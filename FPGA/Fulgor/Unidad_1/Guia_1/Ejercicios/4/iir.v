==> flow/design.v <==
module iir
#(
    parameter NB_SAMPLE     = 9,   
    parameter NBF_SAMPLE    = 7,   
    parameter NB_COEFF      = 15,  
    parameter NBF_COEFF     = 13,  
    parameter N_COEFFS      = 4    
)
(
    output signed [NB_SAMPLE - 1 : 0] y_o,       
    input signed [NB_SAMPLE-1 : 0]    x_i,       
    input                             i_reset,   
    input                             clock      
);
localparam NB_PROD_B  = NB_SAMPLE + NB_COEFF;    
localparam NB_ADD_B   = NB_PROD_B + 3;           
localparam NBF_PROD_B = NBF_SAMPLE + NBF_COEFF;  
localparam NBF_ADD_B  = NBF_PROD_B;              
localparam NB_PROD_A  = NB_ADD_B + NB_COEFF;     
localparam NBF_PROD_A = NBF_ADD_B + NBF_COEFF;   
localparam NB_ADD_A   = NB_PROD_A + 2;           
localparam NBF_ADD_A  = NBF_PROD_A;              
localparam NBI_ADD_A  = NB_ADD_A - NBF_ADD_A;    
localparam NB_SAMPLE_A  = NB_ADD_B;                      
localparam NBF_SAMPLE_A = NBF_ADD_B;                     
localparam NBI_SAMPLE_A = NB_SAMPLE_A - NBF_SAMPLE_A;    
localparam NB_SAT     = NBI_ADD_A-NBI_SAMPLE_A;  
localparam NBI_SAMPLE = NB_SAMPLE - NBF_SAMPLE;  
localparam NB_SAT_OUT = NBI_ADD_A-NBI_SAMPLE;    
reg  signed [NB_SAMPLE   - 1 : 0] register_x [N_COEFFS - 1 : 1];  
reg  signed [NB_SAMPLE_A - 1 : 0] register_y [N_COEFFS - 2 : 1];  
wire signed [NB_PROD_B   - 1 : 0] prodB      [N_COEFFS - 1 : 0];  
wire signed [NB_PROD_A   - 1 : 0] prodA      [N_COEFFS - 2 : 1];  
wire signed [NB_ADD_B    - 1 : 0] addB;                           
wire signed [NB_ADD_A    - 1 : 0] addA;                           
wire signed [NB_SAMPLE_A - 1 : 0] addA_trunc;                     
wire signed [NB_PROD_A   - 1 : 0] addBExpand;                     
    assign prodB[0] = x_i;
    assign prodB[1] = register_x[1];
    assign prodB[2] = register_x[2];
    assign prodB[3] = register_x[3];
    assign addB = prodB[0] - prodB[1] + prodB[2] + prodB[3];
    assign addBExpand = $signed({{NBI_ADD_A-NBI_SAMPLE_A{addB[NB_ADD_B-1]}},addB,{NBF_ADD_A-NBF_SAMPLE_A{1'b0}}});
    always @(posedge clock) begin
        if (i_reset == 1'b1) begin
            register_x[1] <= {NB_SAMPLE{1'b0}};
            register_x[2] <= {NB_SAMPLE{1'b0}};
            register_x[3] <= {NB_SAMPLE{1'b0}};
        end 
        else begin
            register_x[1] <= x_i;           
            register_x[2] <= register_x[1]; 
            register_x[3] <= register_x[2]; 
        end
    end
    assign addA_trunc = ( ~|addA[NB_ADD_A-1 -: NB_SAT+1] || &addA[NB_ADD_A-1 -: NB_SAT+1]) ? addA[NB_ADD_A-(NBI_ADD_A-NBI_SAMPLE_A) - 1 -: NB_SAMPLE_A] :
    (addA[NB_ADD_A-1]) ? {{1'b1},{NB_SAMPLE_A-1{1'b0}}} : {{1'b0},{NB_SAMPLE_A-1{1'b1}}};
    always @(posedge clock) begin
        if (i_reset == 1'b1) begin
            register_y[1] <= {NB_SAMPLE_A{1'b0}};
            register_y[2] <= {NB_SAMPLE_A{1'b0}};
        end 
        else begin
            register_y[1] <= addA_trunc >> 1;           
            register_y[2] <= register_y[1] >> 2;   
        end
    end
    assign prodA[1] = register_y[1];
    assign prodA[2] = register_y[2];
    assign addA = addBExpand + prodA[1] + prodA[2];
    assign y_o  = ( ~|addA[NB_ADD_A-1 -: NB_SAT_OUT+1] || &addA[NB_ADD_A-1 -: NB_SAT+1]) ? addA[NB_ADD_A-(NBI_ADD_A-NBI_SAMPLE) - 1 -: NB_SAMPLE] :
              (addA[NB_ADD_A-1]) ? {{1'b1},{NB_SAMPLE-1{1'b0}}} : {{1'b0},{NB_SAMPLE-1{1'b1}}};
endmodule
# Tool chain data of iir
# What the tools print for iir, step after step.
# Line numbers count from 1 in the design file above.
# Cell names lack the library's common part.
# The mark n/a stands for no value.
[design]
design = "iir"
clock = "clock"
cell_library = "sky130hd"
pvt_corner = "tt_025C_1v80"

# Word-level counts
# Yosys after proc, flatten, opt, wreduce and memory -nomap, before mapping. Print and check cells are not counted.
[word_totals]
regBits = 77
latch_bits = 0
mem_bits_rw = 0
mem_bits_ro = 0
clocked_rd_ports_x_width = 0
memories = 0
out_inout_bits = 9
word_cells = 21
[classes]
n_addsub = 5
mul = 0
div_mod_pow = 0
n_cmp = 0
equal = 0
n_shift = 0
muxes = 4
bitwise = 0
reduce_and_logical = 7
[op_table]
columns = ["cell", "n"]
rows = [
  ["27-bit 2-to-1 mux", 2],
  ["28-bit by 25-bit adder with 29-bit output", 1],
  ["25-bit by 27-bit adder with 28-bit output", 1],
  ["9-bit 2-to-1 mux", 2],
  ["11-bit by 9-bit adder with 12-bit output", 1],
  ["10-bit by 9-bit adder with 11-bit output", 1],
  ["10-bit OR reduction", 1],
  ["9-bit by 9-bit subtractor with 10-bit output", 1],
  ["5-bit AND reduction", 1],
  ["5-bit OR reduction", 1],
  ["1-bit logical OR", 2],
  ["1-bit logical NOT", 2],
]

# Logic depth
# Depth = most cells in a row (Yosys ltp): at word level without a register or memory, in the mapped netlist without a sequential cell, where the memories' decode and read muxes count.
[logic_depth]
depth_word = 9
ABC_AREA = 0
mapped_depth = 24

# Netlist
# Source: synth_stat.txt of the flow (Yosys; design flattened, memories mapped). It holds for the ABC_AREA given above (unset counts as 0); a run with the other value may have another netlist.
# The area totals of this step are shown rounded.
[types]
columns = ["cell_type", "n", "area_total_um2"]
rows = [
  ["dfxtp_1", 55, 1.1E+03],
  ["ha_1", 50, 625.6],
  ["fa_1", 30, 600.576],
  ["inv_1", 85, 319.056],
  ["nor2b_1", 32, 200.192],
  ["nor2_1", 43, 161.405],
  ["a21oi_1", 23, 115.11],
  ["xor2_1", 10, 87.584],
  ["buf_4", 9, 67.565],
  ["o21ai_0", 13, 65.062],
  ["xnor2_1", 7, 61.309],
  ["nand2_1", 15, 56.304],
  ["a21o_1", 6, 45.043],
  ["nand3_1", 7, 35.034],
  ["a31oi_1", 5, 31.28],
  ["nand2b_1", 5, 31.28],
  ["nor3_1", 6, 30.029],
  ["o21a_1", 4, 30.029],
]
# Not listed: further types 39, cells in them 57.
[synth_totals]
cells = 462
mapped_area_mm2 = 0.00413
flip_flops = 55
buf_cells = 16

# Path before layout
# Source: OpenSTA report_checks on the synthesized netlist (no wires, ideal clock, input and output delay 20% of the period each), path of least setup slack; recovery checks are left aside. Register names are those of the netlist, which keeps one name where synthesis merged equal registers.
[synth_timing]
kind = "in2out"
from = "input port x_i[2]"
to = "output port y_o[2]"
tclk_ps = 7920
in_delay_ps = 1584
out_delay_ps = 1584
launch_ps = 1584
arrival_ps = 6285
required_time_ps = 6336
slack_ps = 51
delay_ps = 4701
path_stages = 22
n_path_buf = 1
synth_period_reached_ps = 7869
# "delay_ps" = arrival - input delay + setup time.
# At an output port there is no setup time.
# "path_stages": output pins that drive a net of the path, with the launching flip-flop's if there is one; two outputs of one cell count as two.
# "synth_period_reached_ps" is the clock period less the worst setup slack; recovery checks do not enter. This is arithmetic on one report: input and output delays are still those of the set period (20% each).
# Between the ends stands the longest chain of elaborated cells between them, by number of cells; it is not shown to be the way that was timed. Of several equally long chains one is given.
# Each line given opens the expression or statement behind the cell; cells for indexed reads and writes are added by Yosys, which also makes memories of some case tables.
[synth_via]
path_cell_list = "fa_1 -> inv_1 -> fa_1 -> inv_1 -> ha_1 -> a21o_1 -> a21oi_1 -> nor2b_1 -> o21a_1 -> o41ai_2 -> nor4bb_1 -> a211oi_1 -> fa_1 -> inv_1 -> ha_1 -> inv_1 -> nor2_1 -> a41o_1 -> a211oi_4 -> o31ai_2 -> xnor2_1 -> buf_4"
elab_chain_len = 9
cells_between = 11
classes_between = "add/sub: 5; mux: 2; reduce/logical: 4"
[synth_lines]
columns = ["element", "line", "text"]
rows = [
  ["start: declaration", 11, "input signed [NB_SAMPLE-1 : 0]    x_i,"],
  ["9-bit by 9-bit subtractor with 10-bit output", 42, "assign addB = prodB[0] - prodB[1] + prodB[2] + prodB[3];"],
  ["10-bit by 9-bit adder with 11-bit output", 42, ""],
  ["11-bit by 9-bit adder with 12-bit output", 42, ""],
  ["25-bit by 27-bit adder with 28-bit output", 70, "assign addA = addBExpand + prodA[1] + prodA[2];"],
  ["28-bit by 25-bit adder with 29-bit output", 70, ""],
  ["10-bit OR reduction", 71, "assign y_o  = ( ~|addA[NB_ADD_A-1 -: NB_SAT_OUT+1] || &addA[NB_ADD_A-1 -: NB_SAT+1]) ? addA[NB_ADD_A-(NBI_ADD_ ..."],
  ["1-bit logical NOT", 71, ""],
  ["1-bit logical OR", 71, ""],
  ["9-bit 2-to-1 mux", 71, ""],
  ["end: declaration", 10, "output signed [NB_SAMPLE - 1 : 0] y_o,"],
]
# Some nets on the timed path still bear RTL names; the line given drives or declares the net.
[synth_named_nets]
columns = ["net", "line"]
rows = [
  ["addA[28]", 70],
]

# Timing after layout
# From the final timing report of flow run 1: the path of least setup slack in the routed layout; clock arrival at registers is part of the times.
# The path's times are printed in steps of 10 ps; the period is the one set.
[layout_timing]
kind = "in2out"
from = "input port x_i[2]"
to = "output port y_o[6]"
tclk_ps = 4870
in_delay_ps = 970
out_delay_ps = 970
launch_ps = 970
arrival_ps = 5710
required_time_ps = 3900
slack_ps = -1810
path_stages = 26
n_path_buf = 6
# Between the ends stands the longest chain of elaborated cells between them, by number of cells; it is not shown to be the way that was timed. Of several equally long chains one is given.
[layout_via]
path_cell_list = "buf_6 -> fa_1 -> inv_1 -> fa_1 -> inv_2 -> ha_4 -> a21o_1 -> a21oi_2 -> nor2b_1 -> o21a_2 -> o41ai_4 -> buf_4 -> buf_4 -> a211oi_2 -> fa_1 -> inv_2 -> ha_4 -> inv_4 -> nor2_4 -> a41o_1 -> a211oi_4 -> o31ai_4 -> xnor2_2 -> buf_4 -> buf_6 -> buf_6"
elab_chain_len = 9
cells_between = 11
classes_between = "add/sub: 5; mux: 2; reduce/logical: 4"
[layout_lines]
columns = ["element", "line", "text"]
rows = [
  ["start: declaration", 11, "input signed [NB_SAMPLE-1 : 0]    x_i,"],
  ["9-bit by 9-bit subtractor with 10-bit output", 42, "assign addB = prodB[0] - prodB[1] + prodB[2] + prodB[3];"],
  ["10-bit by 9-bit adder with 11-bit output", 42, ""],
  ["11-bit by 9-bit adder with 12-bit output", 42, ""],
  ["25-bit by 27-bit adder with 28-bit output", 70, "assign addA = addBExpand + prodA[1] + prodA[2];"],
  ["28-bit by 25-bit adder with 29-bit output", 70, ""],
  ["10-bit OR reduction", 71, "assign y_o  = ( ~|addA[NB_ADD_A-1 -: NB_SAT_OUT+1] || &addA[NB_ADD_A-1 -: NB_SAT+1]) ? addA[NB_ADD_A-(NBI_ADD_ ..."],
  ["1-bit logical NOT", 71, ""],
  ["1-bit logical OR", 71, ""],
  ["9-bit 2-to-1 mux", 71, ""],
  ["end: declaration", 10, "output signed [NB_SAMPLE - 1 : 0] y_o,"],
]

# iir through Yosys and OpenROAD on sky130hd: 2 stored runs, unordered, with their settings and measured results. The constraints put input and output delay at 20% of the set period each and load the outputs with 0.01 pF.
# "achievedPeriod_ps" = clock period - worst setup slack. The figure is calculated, with input and output delays left at 20% of the set period.
# "worst_path_ps" = time allowed to the worst setup path (clock period - input delay - output delay, where it has them) - its slack; a late launch clock adds to it, a late capture clock takes from it.
# "worst_path_ps" is known to 10 ps.
# Values from the reports are rounded here.

[[run]]
name = "flow run 1"
[run.settings]
period_ns = 4.87
CAP_MARGIN = 20
CORE_MARGIN = 2
CORE_UTILIZATION = 40
SLEW_MARGIN = 20
[run.results]
worst_path_ps = 4740
critical_path_type = "in2out"
achievedPeriod_ps = 6684
design_die_area_mm2 = 0.0112
timing.setup.ws_ps = -1810
yosys.chip_area_mm2 = 0.00413
layout_stdcell_area_mm2 = 0.00577

[[run]]
name = "flow run 2"
[run.settings]
period_ns = 12.8
CORE_UTILIZATION = 18
PLACE_DENSITY_LB_ADDON = 0.11
GPL_TIMING_DRIVEN = 0
GPL_ROUTABILITY_DRIVEN = 1
CTS_CLUSTER_SIZE = 45
CTS_CLUSTER_DIAMETER = 180
CAP_MARGIN = 20
CORE_MARGIN = 2
SLEW_MARGIN = 20
[run.results]
timing.setup.ws_ps = 1500
design_die_area_mm2 = 0.0242
achievedPeriod_ps = 11301
worst_path_ps = 6180
critical_path_type = "in2out"
layout_stdcell_area_mm2 = 0.00487
yosys.chip_area_mm2 = 0.00413
