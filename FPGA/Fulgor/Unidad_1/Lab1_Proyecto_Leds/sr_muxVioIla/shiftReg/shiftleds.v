==> flow/design.v <==
module shiftleds
   #(
      parameter N_LEDS    = 4  ,  
      parameter NB_SEL    = 2  ,  
      parameter NB_COUNT  = 32,  
      parameter NB_SW     = 4      
   )
   (
      output [N_LEDS - 1 : 0] o_led   ,  
      output [N_LEDS - 1 : 0] o_led_b ,  
      output [N_LEDS - 1 : 0] o_led_g ,  
      input  [NB_SW  - 1 : 0] i_sw    ,  
      input                   i_reset ,  
      input                   clock      
   );
   localparam R0       = (2**(NB_COUNT-10))-1  ;  
   localparam R1       = (2**(NB_COUNT-9)) -1  ;  
   localparam R2       = (2**(NB_COUNT-8)) -1  ;  
   localparam R3       = (2**(NB_COUNT-7)) -1  ;  
   localparam SEL0     = 2'h0            ;  
   localparam SEL1     = 2'h1            ;  
   localparam SEL2     = 2'h2            ;  
   localparam SEL3     = 2'h3            ;  
   wire [NB_COUNT - 1 : 0] ref_limit ;  
   reg [NB_COUNT  - 1 : 0] counter   ;  
   reg [N_LEDS    - 1 : 0] shiftreg  ;  
   wire                    init      ;  
   wire                    reset     ;  
   assign reset     =  ~i_reset;
   assign init      =  i_sw[0];
   assign ref_limit = (i_sw[(NB_SW-1)-1 -: NB_SEL]==SEL0) ? R0 :
                      (i_sw[(NB_SW-1)-1 -: NB_SEL]==SEL1) ? R1 :
                      (i_sw[(NB_SW-1)-1 -: NB_SEL]==SEL2) ? R2 : R3;
   always@(posedge clock or posedge reset) begin: countAndSr
      if(reset) begin
         counter  <= {NB_COUNT{1'b0}};
         shiftreg <= {{N_LEDS-1{1'b0}},{1'b1}};
      end
      else if(init) begin
         if(counter>=ref_limit)begin
            counter  <= {NB_COUNT{1'b0}};
            shiftreg <= {shiftreg[N_LEDS-2 -: N_LEDS-1],shiftreg[N_LEDS-1]};
         end
         else begin
            counter  <= counter + {{NB_COUNT-1{1'b0}},{1'b1}};
            shiftreg <= shiftreg;
         end
      end
      else begin
         counter  <= counter;
         shiftreg <= shiftreg;
      end 
   end 
   assign o_led   = shiftreg;
   assign o_led_b = (i_sw[3]==1'b0) ? shiftreg : {N_LEDS{1'b0}};
   assign o_led_g = (i_sw[3]==1'b1) ? shiftreg : {N_LEDS{1'b0}};
endmodule  
# From RTL to reports: shiftleds
# The steps from the RTL of shiftleds to its reports follow in flow order.
# Lines are those of the file above, counted from 1.
# Operators: Yosys type, input widths -> output width; for muxes data width and select width s.
# Cell names lack the library's common part.
# Not given: --
# setup
design,shiftleds
clock_port,clock
lib,sky130hd
corner,tt_025C_1v80

# After elaboration
# Yosys after proc, flatten, opt, wreduce and memory -nomap, before mapping. Enables and synchronous resets that opt folds into registers are not counted as muxes. Memory bits, and registers merged into a memory's read port (data or address), are not among the register bits. Print and check cells are not counted. Equal cells are merged and count once.
# classes
mux,6
add_sub_neg,1
reduce_logical,2
n_cmp,1
equal,2
# op_table
cell,count
$mux 25,3
$add 32x1->32 const B,1
$ge 32x25->1,1
$mux 32,1
$mux 4,2
$eq 2x1->1 const B,1
$eq 2x2->1 const B,1
$logic_not 2->1,1
$reduce_and 2->1,1
# word_totals
reg_bits,36
output_inout_bits,12
word_cells,14

# Longest topological paths
# Longest topological path by Yosys (ltp), each cell counted once; first at word level (registers and memories cut), then after technology mapping (sequential cells cut; the memories' decode and read muxes count).
# logic_depth
ltp_word,6
ABC_AREA,0
ltp_mapped,9
depth_no_buf,6

# Synthesis result
# Yosys stat after the flow's synthesis: flattened, memories mapped to cells. It holds for the ABC_AREA given above (unset counts as 0); a run with the other value may have another netlist.
# synth_totals
ffs,36
synth_area_um2,2008.2
cells,206
# by_type
cell_type,count
dfrtp_1,35
nor2_1,22
xnor2_1,9
a21oi_1,12
ha_1,4
or3_1,8
mux2_2,4
nand2_1,12
and4_1,5
nand4_1,7
nor4_1,7
o21ai_0,8
o31ai_1,5
and2_1,5
inv_1,8
dfstp_2,1
a31oi_1,4
and3_1,4
# Other cell types: 25; their cells: 46.

# Path before layout
# OpenSTA on the mapped netlist: ideal clock, no wires. The path of least setup slack (recovery checks aside). Input and output delay are each 20% of the period. Register names are those of the netlist, which keeps one name where synthesis merged equal registers.
# synth_timing
kind,input to register
startpoint,input port i_sw[2]
endpoint,register counter[27]
n_path_buf,3
required_time_ns,2.387
path_delay_ns,1.403
tclk_ns,2.46
path_slack_ns,0.565
in_delay_ns,0.492
driving_pins,9
t_arrival_ns,1.822
period_less_setup_slack_ns,1.895
# "path_delay_ns" is the arrival time less input delay plus setup time.
# "driving_pins" counts driving pins, that of a launching flip-flop among them; a cell with two outputs on the path counts twice.
# "period_less_setup_slack_ns" = period - worst setup slack (recovery checks aside). The figure is calculated, with input and output delays left at 20% of the set period.
# Between the ends stands the longest chain of elaborated cells between them, by number of cells; it is not shown to be the way that was timed. Of several equally long chains one is given.
# A line is the first line of the expression or statement that the cell stems from. Yosys adds cells for indexed reads and writes and turns some case tables into memories.
# A register here has more assigning lines than the two given.
# synth_between
cell_sequence,inv_1 > ha_1 > a21oi_1 > o211ai_1 > a22o_1 > buf_2 > buf_4 > buf_4 > nor2_1
elab_chain_len,6
cells_between,8
cone_lines,4
classes_between,compare (1); eq/ne (2); mux (4); reduce/logical (1)
# synth_rtl
element,line,rtl
from (decl),12,"input  [NB_SW  - 1 : 0] i_sw    ,"
$eq 2x2->1,33,(i_sw[(NB_SW-1)-1 -: NB_SEL]==SEL2) ? R2 : R3;
$mux 25,33,
$mux 25,32,(i_sw[(NB_SW-1)-1 -: NB_SEL]==SEL1) ? R1 :
$mux 25,31,assign ref_limit = (i_sw[(NB_SW-1)-1 -: NB_SEL]==SEL0) ? R0 :
$ge 32x25->1,40,if(counter>=ref_limit)begin
$mux 32,40,
to (assign),45,"counter  <= counter + {{NB_COUNT-1{1'b0}},{1'b1}};"
to (assign),50,counter  <= counter;
to (decl),25,reg [NB_COUNT  - 1 : 0] counter   ;

# Path in the finished layout
# Path of least setup slack in the final report of stored run 2 (OpenROAD, finished layout, wires in). Where an end is a register, its clock arrival counts in the times.
# layout_timing
kind,input to output
startpoint,input port i_sw[3]
endpoint,output port o_led_g[2]
in_delay_ns,0.71
t_arrival_ns,1.98
path_slack_ns,0.87
driving_pins,3
n_path_buf,2
tclk_ns,3.56
required_time_ns,2.85
output_delay_ns,0.71
# Between the ends stands the longest chain of elaborated cells between them, by number of cells; it is not shown to be the way that was timed. Of several equally long chains one is given.
# layout_between
cell_sequence,clkdlybuf4s50_1 > and2_1 > clkdlybuf4s50_1
elab_chain_len,1
cells_between,1
cone_lines,1
classes_between,mux (1)
# layout_rtl
element,line,rtl
from (decl),12,"input  [NB_SW  - 1 : 0] i_sw    ,"
$mux 4,56,assign o_led_g = (i_sw[3]==1'b1) ? shiftreg : {N_LEDS{1'b0}};
to (decl),11,"output [N_LEDS - 1 : 0] o_led_g ,"

Top module shiftleds; platform sky130hd; tools Yosys and OpenROAD; 2 stored runs in no particular order. Input and output delays are each 20% of the period that was set; the output load is 0.01 pF.
"timing.achieved_period_ns": clock period set for the run, less the worst setup slack. It is reckoned from that one timing run; input and output delays stay at 20% of the period that was set.
"worstPathTime_ns" = time allowed to the worst setup path (clock period - input delay - output delay, where it has them) - its slack; a late launch clock adds to it, a late capture clock takes from it.
By "design_power_mw" is meant OpenSTA's value without simulated activity: inputs other than the clock are taken to toggle once in ten clock periods, and the tool carries that through the logic.

Stored run 1, flow files:
==> flow/run.sh <==
#!/bin/bash
# the make line also repeats the synthesis and layout settings of config.mk as NAME=value (left out here)
make -C /OpenROAD-flow-scripts/flow DESIGN_CONFIG=/design/flow/config.mk WORK_HOME=/design/flow/orfs CLKGATE_MAP_FILE= finish
==> flow/config.mk <==
export PLATFORM = sky130hd
export DESIGN_NAME = shiftleds
export DESIGN_NICKNAME = shiftleds
export VERILOG_FILES = /design/flow/design.v
export SDC_FILE = /design/flow/constraint.sdc
export NUM_CORES = 4
export LEC_CHECK = 0
export ABC_AREA = 0
export CAP_MARGIN = 0
export CELL_PAD_IN_SITES_GLOBAL_PLACEMENT = 3
export CORE_MARGIN = 2
export CORE_UTILIZATION = 60
export CTS_CLUSTER_DIAMETER = 244
export CTS_CLUSTER_SIZE = 86
export MIN_ROUTING_LAYER = met2
export SLEW_MARGIN = 20
export TNS_END_PERCENT = 90
==> flow/constraint.sdc <==
create_clock -name core_clock -period 1.25 [get_ports {clock}]
set_input_delay 0.2500 -clock core_clock [delete_from_list [all_inputs] [get_ports {clock}]]
set_output_delay 0.2500 -clock core_clock [all_outputs]
set_load 0.01 [all_outputs]

Stored run 1: no final report: placement broke off with GPL-0301

Stored run 2, flow files:
==> flow/run.sh <==
#!/bin/bash
# the make line also repeats the synthesis and layout settings of config.mk as NAME=value (left out here)
make -C /OpenROAD-flow-scripts/flow DESIGN_CONFIG=/design/flow/config.mk WORK_HOME=/design/flow/orfs CLKGATE_MAP_FILE= finish
==> flow/config.mk <==
export PLATFORM = sky130hd
export DESIGN_NAME = shiftleds
export DESIGN_NICKNAME = shiftleds
export VERILOG_FILES = /design/flow/design.v
export SDC_FILE = /design/flow/constraint.sdc
export NUM_CORES = 4
export LEC_CHECK = 0
export CAP_MARGIN = 25
export CORE_MARGIN = 10
export CORE_UTILIZATION = 49
export GPL_ROUTABILITY_DRIVEN = 0
export MAX_ROUTING_LAYER = met5
export PLACE_DENSITY_LB_ADDON = 0.16
export SETUP_SLACK_MARGIN = 0.22
export SLEW_MARGIN = 20
export TNS_END_PERCENT = 5
==> flow/constraint.sdc <==
create_clock -name core_clock -period 3.56 [get_ports {clock}]
set_input_delay 0.7120 -clock core_clock [delete_from_list [all_inputs] [get_ports {clock}]]
set_output_delay 0.7120 -clock core_clock [all_outputs]
set_load 0.01 [all_outputs]

==> results of stored run 2, as CSV <==
result,value
ys_area_um2,2008.2
design_power_mw,0.8384
timing.hold.ws_ns,0.533
die_area_um2,7059.4
fin_tns_ns,0.000
finish.utilization_pct,57.9
setup_worst_slack_ns,0.866
worstPathTime_ns,1.27
path_kind,"input to output"
cell_area_final_um2,2301.0
timing.achieved_period_ns,2.694
