==> flow/design.v <==
module iir_filter
    #(
        parameter NB_SAMPLE     = 9,   
        parameter NBF_SAMPLE    = 7,   
        parameter NB_COEFF      = 15,  
        parameter NBF_COEFF     = 13,  
        parameter N_COEFFS      = 3    
    )
    ( 
        output signed [NB_SAMPLE - 1 : 0]     o_sample,   
        input signed [NB_SAMPLE - 1 : 0] 	    i_sample,   
        input [NB_COEFF*N_COEFFS - 1 : 0]     i_coeffsB,  
        input [NB_COEFF*(N_COEFFS-1) - 1 : 0] i_coeffsA,  
        input 				                i_reset,    
        input 				                clock       
    );
    localparam NB_DOTB  = NB_SAMPLE  + NB_COEFF;    
    localparam NBF_DOTB = NBF_SAMPLE + NBF_COEFF;   
    localparam NB_ADDB  = NB_DOTB   + 2;            
    localparam NBF_ADDB = NBF_DOTB;                 
    localparam NB_DOTA  = NB_ADDB  + NB_COEFF;      
    localparam NBF_DOTA = NBF_ADDB + NBF_COEFF;     
    localparam NB_ADDA  = NB_DOTA  + 2;             
    localparam NBF_ADDA = NBF_DOTA;                 
    localparam NBI_ADDA = NB_ADDA - NBF_ADDA;       
    localparam NB_SAMPLEA  = NB_ADDB;               
    localparam NBF_SAMPLEA = NBF_ADDB;              
    localparam NBI_SAMPLEA = NB_SAMPLEA - NBF_SAMPLEA;  
    localparam NB_SAT     = NBI_ADDA-NBI_SAMPLEA;    
    localparam NBI_SAMPLE = NB_SAMPLE - NBF_SAMPLE;  
    localparam NB_SAT_OUT = NBI_ADDA-NBI_SAMPLE;     
    wire signed [NB_COEFF   - 1 : 0] coeffa [N_COEFFS - 1 : 1];     
    wire signed [NB_COEFF   - 1 : 0] coeffb [N_COEFFS - 1 : 0];     
    wire signed [NB_DOTB    - 1 : 0] dotb   [N_COEFFS - 1 : 0];     
    wire signed [NB_DOTA    - 1 : 0] dota   [N_COEFFS - 1 : 1];     
    wire signed [NB_ADDB    - 1 : 0] addb;                          
    wire signed [NB_ADDA    - 1 : 0] adda;                          
    wire signed [NB_SAMPLEA - 1 : 0] adda_trunc;                    
    wire signed [NB_DOTA    - 1 : 0] addbExpand;                    
    reg signed [NB_SAMPLE  - 1 : 0] r_sampleb [N_COEFFS - 1 : 1];   
    reg signed [NB_SAMPLEA - 1 : 0] r_samplea [N_COEFFS - 1 : 1];   
    generate
        genvar 			    ptrCoeffa;
        genvar 			    ptrCoeffb;
        for(ptrCoeffb=0;ptrCoeffb<N_COEFFS;ptrCoeffb=ptrCoeffb+1)begin:cb
	        assign coeffb[ptrCoeffb] = i_coeffsB[(ptrCoeffb+1)*NB_COEFF -1 -: NB_COEFF];
        end
        for(ptrCoeffa=0;ptrCoeffa<N_COEFFS-1;ptrCoeffa=ptrCoeffa+1)begin:ca
	        assign coeffa[ptrCoeffa+1] = i_coeffsA[(ptrCoeffa+1)*NB_COEFF -1 -: NB_COEFF];
        end
    endgenerate
    assign dotb[0] = coeffb[0] * i_sample;
    assign dotb[1] = coeffb[1] * r_sampleb[1];
    assign dotb[2] = coeffb[2] * r_sampleb[2];
    assign addb = dotb[0] + dotb[1] + dotb[2];
    always @(posedge clock) begin: regB
        if(i_reset) begin
            r_sampleb[1] <= {NB_SAMPLE{1'b0}};
            r_sampleb[2] <= {NB_SAMPLE{1'b0}};
        end
        else begin
            r_sampleb[1] <= i_sample;
            r_sampleb[2] <= r_sampleb[1];
        end       
    end
    assign dota[1] = coeffa[1] * r_samplea[1];
    assign dota[2] = coeffa[2] * r_samplea[2];
    assign addbExpand = $signed({{NBI_ADDA-NBI_SAMPLEA{addb[NB_ADDB-1]}},addb,{NBF_ADDA-NBF_SAMPLEA{1'b0}}});
    assign adda       = addbExpand - dota[1] - dota[2];
    assign adda_trunc = ( ~|adda[NB_ADDA-1 -: NB_SAT+1] || &adda[NB_ADDA-1 -: NB_SAT+1]) ? adda[NB_ADDA-(NBI_ADDA-NBI_SAMPLEA) - 1 -: NB_SAMPLEA] :
                        (adda[NB_ADDA-1]) ? {{1'b1},{NB_SAMPLEA-1{1'b0}}} : {{1'b0},{NB_SAMPLEA-1{1'b1}}};
    always @(posedge clock) begin: regA
        if(i_reset) begin
            r_samplea[1] <= {NB_SAMPLEA{1'b0}};
            r_samplea[2] <= {NB_SAMPLEA{1'b0}};
        end
        else begin
            r_samplea[1] <= adda_trunc;
            r_samplea[2] <= r_samplea[1];
        end       
    end
    assign o_sample   = ( ~|adda[NB_ADDA-1 -: NB_SAT_OUT+1] || &adda[NB_ADDA-1 -: NB_SAT+1]) ? adda[NB_ADDA-(NBI_ADDA-NBI_SAMPLE) - 1 -: NB_SAMPLE] :
                        (adda[NB_ADDA-1]) ? {{1'b1},{NB_SAMPLE-1{1'b0}}} : {{1'b0},{NB_SAMPLE-1{1'b1}}};
endmodule
module iir_top
    #(
        parameter NB_SAMPLE     = 9,   
        parameter NBF_SAMPLE    = 7,   
        parameter NB_COEFF      = 15,  
        parameter NBF_COEFF     = 13,  
        parameter N_COEFFS      = 3    
    )
    (
        output signed [NB_SAMPLE - 1 : 0] o_sample,  
        input signed  [NB_SAMPLE - 1 : 0] i_sample,  
        input                             i_reset,   
        input                             clock      
    );
   wire signed [NB_SAMPLE - 1 : 0] 	  w_sec1_to_sec2;  
   wire signed [NB_SAMPLE - 1 : 0] 	  w_sec2_to_sec3;  
   wire [NB_COEFF*N_COEFFS - 1 : 0] 	  coeffSec1B;  
   wire [NB_COEFF*(N_COEFFS-1) - 1 : 0]   coeffSec1A;  
   wire [NB_COEFF*N_COEFFS - 1 : 0] 	  coeffSec2B;  
   wire [NB_COEFF*(N_COEFFS-1) - 1 : 0]   coeffSec2A;  
   wire [NB_COEFF*N_COEFFS - 1 : 0] 	  coeffSec3B;  
   wire [NB_COEFF*(N_COEFFS-1) - 1 : 0]   coeffSec3A;  
assign coeffSec1B = {15'h002B,15'h0056,15'h002B};
assign coeffSec1A = {15'h1DA6,15'h4306};
assign coeffSec2B = {15'h0028,15'h0050,15'h0028};
assign coeffSec2A = {15'h19F6,15'h46AB};
assign coeffSec3B = {15'h0027,15'h004E,15'h0027};
assign coeffSec3A = {15'h1807,15'h4895};
    iir_filter
        #(
            .NB_SAMPLE     (NB_SAMPLE),
            .NBF_SAMPLE    (NBF_SAMPLE),
            .NB_COEFF      (NB_COEFF),
            .NBF_COEFF     (NBF_COEFF),
            .N_COEFFS      (N_COEFFS)
        )
        u_iir_filter_sec1
        ( 
            .o_sample (w_sec1_to_sec2),
            .i_sample (i_sample),
            .i_coeffsB(coeffSec1B),
            .i_coeffsA(coeffSec1A),
            .i_reset  (i_reset),
            .clock    (clock)
        );
    iir_filter
        #(
            .NB_SAMPLE     (NB_SAMPLE),
            .NBF_SAMPLE    (NBF_SAMPLE),
            .NB_COEFF      (NB_COEFF),
            .NBF_COEFF     (NBF_COEFF),
            .N_COEFFS      (N_COEFFS)
        )
        u_iir_filter_sec2
        ( 
            .o_sample (w_sec2_to_sec3),
            .i_sample (w_sec1_to_sec2),
	        .i_coeffsB(coeffSec2B),
	        .i_coeffsA(coeffSec2A),
            .i_reset  (i_reset),
            .clock    (clock)
        );
    iir_filter
        #(
            .NB_SAMPLE     (NB_SAMPLE),
            .NBF_SAMPLE    (NBF_SAMPLE),
            .NB_COEFF      (NB_COEFF),
            .NBF_COEFF     (NBF_COEFF),
            .N_COEFFS      (N_COEFFS)
        )
        u_iir_filter_sec3
        ( 
            .o_sample (o_sample),
            .i_sample (w_sec2_to_sec3),
            .i_coeffsB(coeffSec3B),
            .i_coeffsA(coeffSec3A),
            .i_reset  (i_reset),
            .clock    (clock)
        );
endmodule
# From RTL to reports: iir_top
# What the tools print for iir_top, step after step.
# Line numbers count from 1 in the design file above.
# Library cell names are shortened.
# Not given: -
[inputs] top="iir_top" clock_port="clock" lib="sky130hd" lib_corner="tt_025C_1v80"

# Word level
# Counts by Yosys on the flattened word-level netlist (proc, flatten, opt, wreduce). Print and check cells are left out. Cells with the same type and inputs are merged into one.
[classes] n_addsub=12 mul=15 div=0 n_cmp=0 equal=0 n_shift=0 mux=12 n_logic=0 reduce_and_logical=21
[ops] cell="multiplier 15 x 26 -> 41 bit (first input constant)" n=2
[ops] cell="multiplier 14 x 26 -> 40 bit (first input constant)" n=2
[ops] cell="multiplier 13 x 26 -> 39 bit (first input constant)" n=2
[ops] cell="multiplier 7 x 9 -> 16 bit (first input constant)" n=6
[ops] cell="multiplier 4 x 9 -> 13 bit (first input constant)" n=3
[ops] cell="two-way mux 26 bit" n=6
[ops] cell="subtractor 42 x 40 -> 43 bit" n=3
[ops] cell="subtractor 32 x 41 -> 42 bit" n=3
[ops] cell="adder 18 x 16 -> 19 bit" n=3
[ops] cell="adder 16 x 17 -> 18 bit" n=3
[ops] cell="two-way mux 9 bit" n=6
[ops] cell="OR reduction 9 bit" n=3
[ops] cell="AND reduction 5 bit" n=3
[ops] cell="OR reduction 5 bit" n=3
[ops] cell="logical OR 1 bit" n=6
[ops] cell="zero test 1 bit" n=6
[word_totals] regBits=210 latch_bits=0 ramBits=0 mem_bits_ro=0 clocked_rd_ports_x_width=0 n_memories=0 out_inout_bits=9

# Longest topological paths
# Yosys ltp: most cells in a row. Word level: on the elaborated netlist, between registers, memories and ports. Mapped: between sequential cells and ports; inverters and the memories' decode and read muxes count.
[logic_depth] word_depth=27 ABC_AREA=0 mapped_depth=130

# Mapped cells and area
# The flow's flattened synthesis, as Yosys stat reports it; memories are mapped. The netlist is that of the ABC_AREA named above (0 if unset); the other value can give another one.
[synth_totals] cell_count=6428 area_um2=61360.1 sequential_area_um2=4204.0 ffs=210 n_buf=61
[by_type] cell="fa_1" n=1089
[by_type] cell="ha_1" n=1267
[by_type] cell="inv_1" n=1925
[by_type] cell="dfxtp_1" n=210
[by_type] cell="xnor2_1" n=248
[by_type] cell="a21oi_1" n=262
[by_type] cell="xor2_1" n=108
[by_type] cell="a21o_1" n=125
[by_type] cell="nor2_1" n=236
[by_type] cell="nand2_1" n=160
[by_type] cell="o31ai_1" n=66
[by_type] cell="o21ai_0" n=97
[by_type] cell="nor2b_1" n=66
[by_type] cell="o21bai_1" n=49
[by_type] cell="nor3_1" n=48
[by_type] cell="nand3_1" n=41
[by_type] cell="o21a_1" n=25
[by_type] cell="mux2i_1" n=18
# Other cell types: 64; their cells: 388.
# By module: a second synthesis without flattening, with its own total; a netlist apart from the flattened one above.
[unflattened] cells_unflattened=14252 area_unflattened_um2=138188.8
# Rows give one instance, submodules left out.
[by_module] module="iir_filter" instances=3 cells=4750 area_um2=46060.4
[by_module] module="iir_top" instances=1 cells=2 area_um2=7.5

# Worst setup path after synthesis
# Path of least setup slack by OpenSTA after synthesis, without wires, with an ideal clock, recovery checks aside; 20% of the period is set as input and as output delay. Where synthesis merged equal registers, the netlist keeps one of their names.
[synth_timing] kind="in2out" start="in i_sample[4]" end="out o_sample[7]" tclk_ps=93500 in_delay_ps=18700 out_delay_ps=18700 t_arrival_ps=45945 path_slack_ps=28855 delay_ps=27245 path_stages=111 synth_period_reached_ps=64645
# "delay_ps" = arrival - input delay + setup time.
# A path that ends at an output port has no setup time.
# "path_stages" counts driving pins, that of a launching flip-flop among them; a cell with two outputs on the path counts twice.
# "synth_period_reached_ps" = period - worst setup slack (recovery checks aside). The figure is calculated, with input and output delays left at 20% of the set period.
# The rows between start and end are the longest chain of elaborated cells between them; the timing report does not say that the signal goes this way. Where chains are equally long, one stands for them.
# Each line given opens the expression or statement behind the cell; cells for indexed reads and writes are added by Yosys, which also makes memories of some case tables.
[synth_between] path_cell_list="fa_1 ha_1 fa_1 fa_1 fa_1 inv_1 fa_1 inv_1 ha_1 a21oi_1 o21bai_1 a21oi_1 nor2b_1 o21a_1 o31a_1 o41ai_1 o2111ai_1 a21o_1 [75 not listed] ha_1 fa_1 fa_1 inv_1 fa_1 fa_1 ha_1 a21o_1 a21o_1 a21o_1 a21o_1 a21oi_1 nor2_1 a211oi_1 and4_1 o22ai_1 o31ai_1 a21oi_1" elab_chain_cells=27
[synth_rtl] element="start: declaration" line_no=95 text="input signed  [NB_SAMPLE - 1 : 0] i_sample,"
[synth_rtl] element="multiplier 7 x 9 -> 16 bit" line_no=52 text="assign dotb[0] = coeffb[0] * i_sample;"
[synth_rtl] element="adder 16 x 17 -> 18 bit" line_no=55 text="assign addb = dotb[0] + dotb[1] + dotb[2];"
[synth_rtl] element="adder 18 x 16 -> 19 bit" line_no=55
[synth_rtl] element="subtractor 32 x 41 -> 42 bit" line_no=69 text="assign adda       = addbExpand - dota[1] - dota[2];"
[synth_rtl] element="subtractor 42 x 40 -> 43 bit" line_no=69
[synth_rtl] element="OR reduction 9 bit" line_no=82 text="assign o_sample   = ( ~|adda[NB_ADDA-1 -: NB_SAT_OUT+1] || &adda[NB_ADDA-1 -: NB_SAT+1]) ? adda[NB_ADDA-(NBI_A ..."
[synth_rtl] element="zero test 1 bit" line_no=82
[synth_rtl] element="[13 not listed]"
[synth_rtl] element="adder 18 x 16 -> 19 bit" line_no=55
[synth_rtl] element="subtractor 32 x 41 -> 42 bit" line_no=69
[synth_rtl] element="subtractor 42 x 40 -> 43 bit" line_no=69
[synth_rtl] element="OR reduction 9 bit" line_no=82
[synth_rtl] element="zero test 1 bit" line_no=82
[synth_rtl] element="logical OR 1 bit" line_no=82
[synth_rtl] element="two-way mux 9 bit" line_no=82
[synth_rtl] element="end: declaration" line_no=94 text="output signed [NB_SAMPLE - 1 : 0] o_sample,"

# Path in the finished layout
# From the final timing report of entry A: the path of least setup slack in the routed layout; clock arrival at registers is part of the times.
# The report prints the path's times to 10 ps; the period is as set.
[layout_timing] kind="in2out" start="in i_sample[5]" end="out o_sample[2]" tclk_ps=84700 in_delay_ps=16940 out_delay_ps=16940 t_arrival_ps=47640 path_slack_ps=20120 path_stages=112
# The rows between start and end are the longest chain of elaborated cells between them; the timing report does not say that the signal goes this way. Where chains are equally long, one stands for them.
[layout_between] path_cell_list="clkdlybuf4s50_1 fa_1 ha_1 fa_1 fa_1 fa_1 inv_1 fa_1 inv_1 ha_1 a21oi_1 o21bai_1 a21oi_1 nor2b_1 o21a_1 o31a_1 o41ai_1 o2111ai_1 [76 not listed] fa_1 fa_1 inv_1 fa_1 fa_1 ha_1 a21o_1 a21o_1 a21o_1 a21o_1 a21oi_1 nor2_1 a211oi_1 and4_1 o22ai_1 o31ai_1 a21oi_1 clkdlybuf4s50_1" elab_chain_cells=27
[layout_rtl] element="start: declaration" line_no=95 text="input signed  [NB_SAMPLE - 1 : 0] i_sample,"
[layout_rtl] element="multiplier 7 x 9 -> 16 bit" line_no=52 text="assign dotb[0] = coeffb[0] * i_sample;"
[layout_rtl] element="adder 16 x 17 -> 18 bit" line_no=55 text="assign addb = dotb[0] + dotb[1] + dotb[2];"
[layout_rtl] element="adder 18 x 16 -> 19 bit" line_no=55
[layout_rtl] element="subtractor 32 x 41 -> 42 bit" line_no=69 text="assign adda       = addbExpand - dota[1] - dota[2];"
[layout_rtl] element="subtractor 42 x 40 -> 43 bit" line_no=69
[layout_rtl] element="OR reduction 9 bit" line_no=82 text="assign o_sample   = ( ~|adda[NB_ADDA-1 -: NB_SAT_OUT+1] || &adda[NB_ADDA-1 -: NB_SAT+1]) ? adda[NB_ADDA-(NBI_A ..."
[layout_rtl] element="zero test 1 bit" line_no=82
[layout_rtl] element="[13 not listed]"
[layout_rtl] element="adder 18 x 16 -> 19 bit" line_no=55
[layout_rtl] element="subtractor 32 x 41 -> 42 bit" line_no=69
[layout_rtl] element="subtractor 42 x 40 -> 43 bit" line_no=69
[layout_rtl] element="OR reduction 9 bit" line_no=82
[layout_rtl] element="zero test 1 bit" line_no=82
[layout_rtl] element="logical OR 1 bit" line_no=82
[layout_rtl] element="two-way mux 9 bit" line_no=82
[layout_rtl] element="end: declaration" line_no=94 text="output signed [NB_SAMPLE - 1 : 0] o_sample,"

Appendix: measured runs

Module iir_top, platform sky130hd: 2 stored runs of the flow (Yosys, OpenROAD) with differing settings, in no particular order. Input and output delays are each 20% of the period that was set; the output load is 0.01 pF.
By "achieved clock period" is meant the clock period of the run minus its worst setup slack. This is arithmetic on one report: input and output delays are still those of the set period (20% each).
"worst setup path time": the worst setup path's part of the clock period (all of it between registers, 20% less for each end at a port) less its slack. A launch clock that arrives late makes it longer, a capture clock that arrives late makes it shorter.
"worst setup path time" is known to 10 ps.
[entry A] settings: period_ns=84.7, CORE_UTILIZATION=18, GPL_ROUTABILITY_DRIVEN=0, SLEW_MARGIN=30, CAP_MARGIN=20, CORE_MARGIN=2
[entry A] result: chip area after synthesis (Yosys) 61360.1 um^2, die area 345574.0 um^2, standard-cell area of the final layout 68230.4 um^2, utilization 20.1%, worst setup slack after layout 20121 ps, total negative slack 0 ps, worst hold slack 495 ps, achieved clock period 64579 ps, worst setup path time 30700 ps, worst setup path kind in2out
[entry B] settings: period_ns=63.5, CORE_UTILIZATION=52, SETUP_SLACK_MARGIN=-2.0, PLACE_DENSITY_LB_ADDON=0.15, TNS_END_PERCENT=80, GPL_TIMING_DRIVEN=1, GPL_ROUTABILITY_DRIVEN=0, SLEW_MARGIN=35, CAP_MARGIN=20, CORE_MARGIN=2
[entry B] result: chip area after synthesis (Yosys) 61360.1 um^2, die area 120763.0 um^2, standard-cell area of the final layout 64645.8 um^2, utilization 55.0%, worst setup slack after layout 7548 ps, total negative slack 0 ps, worst hold slack 497 ps, achieved clock period 55952 ps, worst setup path time 30550 ps, worst setup path kind in2out
